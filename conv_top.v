==> flow/design.v <==
`timescale 1ns/1ps
module conv_core(
    input  wire        clk,
    input  wire        rst,
    input  wire        window_valid,
    input  wire [71:0] window_in,    
    input  wire [71:0] kernel_in,    
    output reg signed [15:0] conv_out,    
    output reg         conv_valid
);
    integer i;
    reg signed [15:0] sum;
    reg signed [7:0]  pix;
    reg signed [7:0]  wgt;
    always @(posedge clk or posedge rst) begin
        if (rst) begin
            conv_out   <= 0;
            conv_valid <= 0;
        end else if (window_valid) begin
            sum = 0;
            for (i = 0; i < 9; i = i + 1) begin
                pix = $signed(window_in[(71-8*i) -: 8]);
                wgt = $signed(kernel_in[(71-8*i) -: 8]);
                sum = sum + $signed(pix) * $signed(wgt);
            end
            conv_out   <= sum;
            conv_valid <= 1;
        end else begin
            conv_valid <= 0;
        end
    end
endmodule
`timescale 1ns/1ps
module conv_top (
    input  wire        clk,
    input  wire        rst,
    input  wire        pixel_valid,
    input  wire [7:0]  pixel_in,
    input  wire [71:0] kernel_in,      
    output wire signed [15:0] conv_out,
    output wire        conv_valid
);
    wire [71:0] window_out;
    wire        window_valid;
    line_buffer u_line_buffer (
        .clk(clk),
        .rst(rst),
        .pixel_valid(pixel_valid),
        .pixel_in(pixel_in),
        .window_out(window_out),
        .window_valid(window_valid)
    );
    conv_core u_core (
        .clk(clk),
        .rst(rst),
        .window_valid(window_valid),
        .window_in(window_out),    
        .kernel_in(kernel_in),     
        .conv_out(conv_out),
        .conv_valid(conv_valid)
    );
endmodule
`timescale 1ns/1ps
module line_buffer #(
    parameter IMG_WIDTH = 8
)(
    input  wire        clk,
    input  wire        rst,
    input  wire        pixel_valid,
    input  wire [7:0]  pixel_in,
    output reg         window_valid,
    output reg [71:0]  window_out    
);
    reg [7:0] line0[0:IMG_WIDTH-1];
    reg [7:0] line1[0:IMG_WIDTH-1];
    reg [7:0] prev_pixel1;  
    reg [7:0] prev_pixel2;  
    integer col;
    integer row;
    always @(posedge clk or posedge rst) begin
        if (rst) begin
            col <= 0;
            row <= 0;
            window_valid <= 0;
            prev_pixel1 <= 0;
            prev_pixel2 <= 0;
            window_out <= 72'd0;
        end else if (pixel_valid) begin
            prev_pixel2 <= prev_pixel1;
            prev_pixel1 <= pixel_in;
            line0[col] <= line1[col];
            line1[col] <= pixel_in;
            if (col == IMG_WIDTH - 1) begin
                col <= 0;
                row <= row + 1;
            end else begin
                col <= col + 1;
            end
            if (row >= 2 && col >= 2) begin
                window_valid <= 1;
                window_out <= {
                    line0[col-2], line0[col-1], line0[col],
                    line1[col-2], line1[col-1], line1[col],
                    prev_pixel2,  prev_pixel1,  pixel_in
                };
            end else begin
                window_valid <= 0;
            end
        end
    end
endmodule
==> From RTL to reports: conv_top <==
What the tools print for conv_top, step after step.
Line numbers count from 1 in the design file above.
Operators carry their Yosys type and port widths (W data, S select, Z words).
Library cell names are shortened.
{ "setup": {"design": "conv_top", "clk_port": "clk", "library": "sky130hd", "pvt_corner": "tt_025C_1v80"} }

==> Elaborated design <==
Source: Yosys, flattened and elaborated. Widths are those after wreduce. Registers that Yosys merges into a memory's read port (data or address) are not register bits. Print and check cells do not count. Equal cells are merged and count once.
{ "bits": {"reg_bits": 298, "input_bits": 83, "out_inout_bits": 17, "wordCells": 94} }
{ "op_classes": {"add_sub_neg": 12, "n_mul": 9, "compare": 2, "n_eq": 22, "muxes": 10, "n_logic": 1, "reduce_logical": 14} }
{ "op_table": {"columns": ["operator", "n"], "rows": [
  ["$mul A8 B8 Y16", 9],
  ["$pmux W8 S8", 6],
  ["$add A16 B16 Y16", 8],
  ["$add A32 B2 Y32 const B", 2],
  ["$ge A32 B3 Y1 const B", 2],
  ["$pmux W8 S7", 1],
  ["$eq A3 B3 Y1 const B", 12],
  ["$eq A32 B4 Y1 const B", 1],
  ["$mux W32", 1],
  ["$reduce_and A3 Y1", 8],
  ["$eq A3 B2 Y1 const B", 6],
  ["$eq A3 B1 Y1 const B", 3],
  ["$logic_not A3 Y1", 3],
  ["$reduce_and A2 Y1", 2],
  ["$sub A3 B2 Y3 const B", 1],
  ["$sub A3 B3 Y3 const B", 1],
  ["$mux W1", 2],
  ["$logic_and A1 B1 Y1", 1],
  ["$not A1 Y1", 1]
]} }

==> Logic depth <==
Longest topological path by Yosys (ltp), each cell counted once; first at word level (registers and memories cut), then after technology mapping (sequential cells cut; the memories' decode and read muxes count).
{ "logic_depth": {"word_depth": 9, "abc_area": 0, "depth_mapped": 29, "ltp_nobuf": 28} }

==> Mapped cells and area <==
The flow's flattened synthesis, as Yosys stat reports it; memories are mapped. The netlist is that of the ABC_AREA named above (0 if unset); the other value can give another one.
Totals and module areas in this step are rounded.
{ "types": {"columns": ["cell", "n", "type_area_um2"], "rows": [
  ["fa_1", 689, 1.38E+04],
  ["dfrtp_1", 170, 4254.08],
  ["edfxtp_1", 128, 3.84E+03],
  ["inv_1", 780, 2.93E+03],
  ["ha_1", 197, 2.46E+03],
  ["and2_1", 317, 1.98E+03],
  ["mux2_2", 150, 1689.12],
  ["xnor2_1", 126, 1.1E+03],
  ["nand2_1", 260, 975.936],
  ["a222oi_1", 44, 440.422],
  ["a21oi_1", 58, 290.278],
  ["nand2b_1", 38, 237.728],
  ["a221oi_1", 27, 236.477],
  ["nor2b_1", 37, 231.472],
  ["nor2_1", 59, 221.462],
  ["clkbuf_1", 57, 213.955],
  ["a22oi_1", 25, 187.68],
  ["xor2_1", 20, 175.168]
]} }
Not listed: further types 33, cells in them 194.
{ "mapped": {"cells": 3376, "yosys_area_um2": 36560, "sequential_area_um2": 8098, "ff_cells": 298, "n_buf": 77} }
The figures by module come from a second, unflattened synthesis with its own total; it is not the netlist above.
{ "hier_totals": {"hier_cells": 3422, "hier_area_um2": 36660} }
Each row is one instance without its submodules.
{ "by_module": {"columns": ["mod", "instances", "n_cells", "area_um2", "seq_area_um2"], "rows": [
  ["conv_core", 1, 2396, 23740, 425.4],
  ["line_buffer", 1, 1026, 12930, 7672],
  ["conv_top", 1, 0, 0.0, 0.0]
]} }

==> Worst setup path after synthesis <==
OpenSTA on the mapped netlist: ideal clock, no wires. The path of least setup slack (recovery checks aside). Input and output delay are each 20% of the period. Register names are those of the netlist, which keeps one name where synthesis merged equal registers.
{ "synth_path": {"kind": "input to register", "start": "input port kernel_in[70]", "end": "register u_core.conv_out[13]", "period_ns": 13.2, "in_delay_ns": 2.640, "setup_ns": 0.125, "t_first_pin_ns": 2.640, "t_arrival_ns": 9.583, "t_required_ns": 13.075, "setup_slack_ns": 3.492, "path_delay_ns": 7.068, "stages": 25, "n_path_buf": 1, "period_less_setup_slack_ns": 9.708} }
"path_delay_ns" is the arrival time less input delay plus setup time.
"stages": output pins that drive a net of the path, with the launching flip-flop's if there is one; two outputs of one cell count as two.
"period_less_setup_slack_ns" = period - worst setup slack (recovery checks aside). The figure is calculated, with input and output delays left at 20% of the set period.
Between the ends stands the longest chain of elaborated cells between them, by number of cells; it is not shown to be the way that was timed. Of several equally long chains one is given.
A line is the first line of the expression or statement that the cell stems from. Yosys adds cells for indexed reads and writes and turns some case tables into memories.
{ "synth_via": {"path_cell_list": "clkbuf_1 nand2_1 fa_1 inv_1 fa_1 fa_1 inv_1 fa_1 inv_1 fa_1 inv_1 fa_1 fa_1 inv_1 fa_1 fa_1 inv_1 fa_1 inv_1 ha_1 a2111oi_0 o21ai_0 a21oi_1 xnor2_1 mux2_2", "elab_chain_len": 9, "cells_between": 9, "lines_between": 1, "cone_classes": "add/sub (8); mul (1)"} }
{ "synth_rtl": {"columns": ["element", "line_no", "rtl"], "rows": [
  ["start: declaration", 39, "input  wire [71:0] kernel_in,"],
  ["$mul A8 B8 Y16", 24, "sum = sum + $signed(pix) * $signed(wgt);"],
  ["$add A16 B16 Y16 x8", 24, null],
  ["end: assignment", 17, "conv_out   <= 0;"],
  ["end: assignment", 26, "conv_out   <= sum;"],
  ["end: declaration", 8, "output reg signed [15:0] conv_out,"]
]} }

==> Path in the finished layout <==
From the final timing report of run 1: the path of least setup slack in the routed layout; clock arrival at registers is part of the times.
{ "layout_path": {"kind": "input to register", "start": "input port kernel_in[40]", "end": "register u_core.conv_out[12]", "period_ns": 10.2, "in_delay_ns": 2.04, "setup_ns": 0.12, "t_first_pin_ns": 2.04, "t_arrival_ns": 9.28, "t_required_ns": 10.68, "setup_slack_ns": 1.40, "stages": 26, "n_path_buf": 1} }
Between the ends stands the longest chain of elaborated cells between them, by number of cells; it is not shown to be the way that was timed. Of several equally long chains one is given.
{ "layout_via": {"path_cell_list": "clkbuf_4 nand2_2 fa_1 inv_1 ha_1 inv_1 fa_1 inv_1 fa_1 fa_1 fa_2 fa_1 fa_1 inv_1 fa_1 inv_1 fa_1 ha_1 a21o_1 a21oi_2 o21bai_1 a21oi_2 o21bai_2 a21oi_2 nor3_1 or3_1", "elab_chain_len": 7, "cells_between": 7, "lines_between": 1, "cone_classes": "add/sub (6); mul (1)"} }
{ "layout_rtl": {"columns": ["element", "line_no", "rtl"], "rows": [
  ["start: declaration", 39, "input  wire [71:0] kernel_in,"],
  ["$mul A8 B8 Y16", 24, "sum = sum + $signed(pix) * $signed(wgt);"],
  ["$add A16 B16 Y16 x6", 24, null],
  ["end: assignment", 17, "conv_out   <= 0;"],
  ["end: assignment", 26, "conv_out   <= sum;"],
  ["end: declaration", 8, "output reg signed [15:0] conv_out,"]
]} }

Data sheet: physical implementation of conv_top

Measured results for conv_top: 2 stored runs of the Yosys and OpenROAD flow on sky130hd. The settings differ; the order carries no meaning. The constraints put input and output delay at 20% of the set period each and load the outputs with 0.01 pF.
"period_reached_ns": clock period set for the run, less the worst setup slack. It is reckoned from that one timing run; input and output delays stay at 20% of the period that was set.
Measured values are rounded.
[
  {
    "run": "run 1",
    "settings": { "period_ns": 10.2, "CORE_UTILIZATION": 48, "SETUP_SLACK_MARGIN": 1.41, "PLACE_DENSITY_LB_ADDON": 0.05, "CORE_ASPECT_RATIO": 1.55, "CORE_MARGIN": 8, "CELL_PAD_IN_SITES_DETAIL_PLACEMENT": 1, "CTS_CLUSTER_SIZE": 67, "CAP_MARGIN": 20, "MAX_ROUTING_LAYER": "met5", "SLEW_MARGIN": 20 },
    "results": { "tns_ns": 0.000, "period_reached_ns": 8.801, "ws_setup_ns": 1.399, "finish.stdcell_area_um2": 40440, "die_area_um2": 85480, "synth_chip_area_um2": 36560 }
  },
  {
    "run": "run 2",
    "settings": { "period_ns": 6.09, "CORE_UTILIZATION": 15, "SETUP_SLACK_MARGIN": -0.29, "PLACE_DENSITY_LB_ADDON": 0.24, "CORE_ASPECT_RATIO": 0.54, "CTS_CLUSTER_SIZE": 92, "CAP_MARGIN": 5, "SLEW_MARGIN": 35, "MAX_ROUTING_LAYER": "met4", "CORE_MARGIN": 2 },
    "results": { "tns_ns": -19.30, "period_reached_ns": 8.078, "ws_setup_ns": -1.988, "finish.stdcell_area_um2": 46730, "die_area_um2": 247900, "synth_chip_area_um2": 36560 }
  }
]
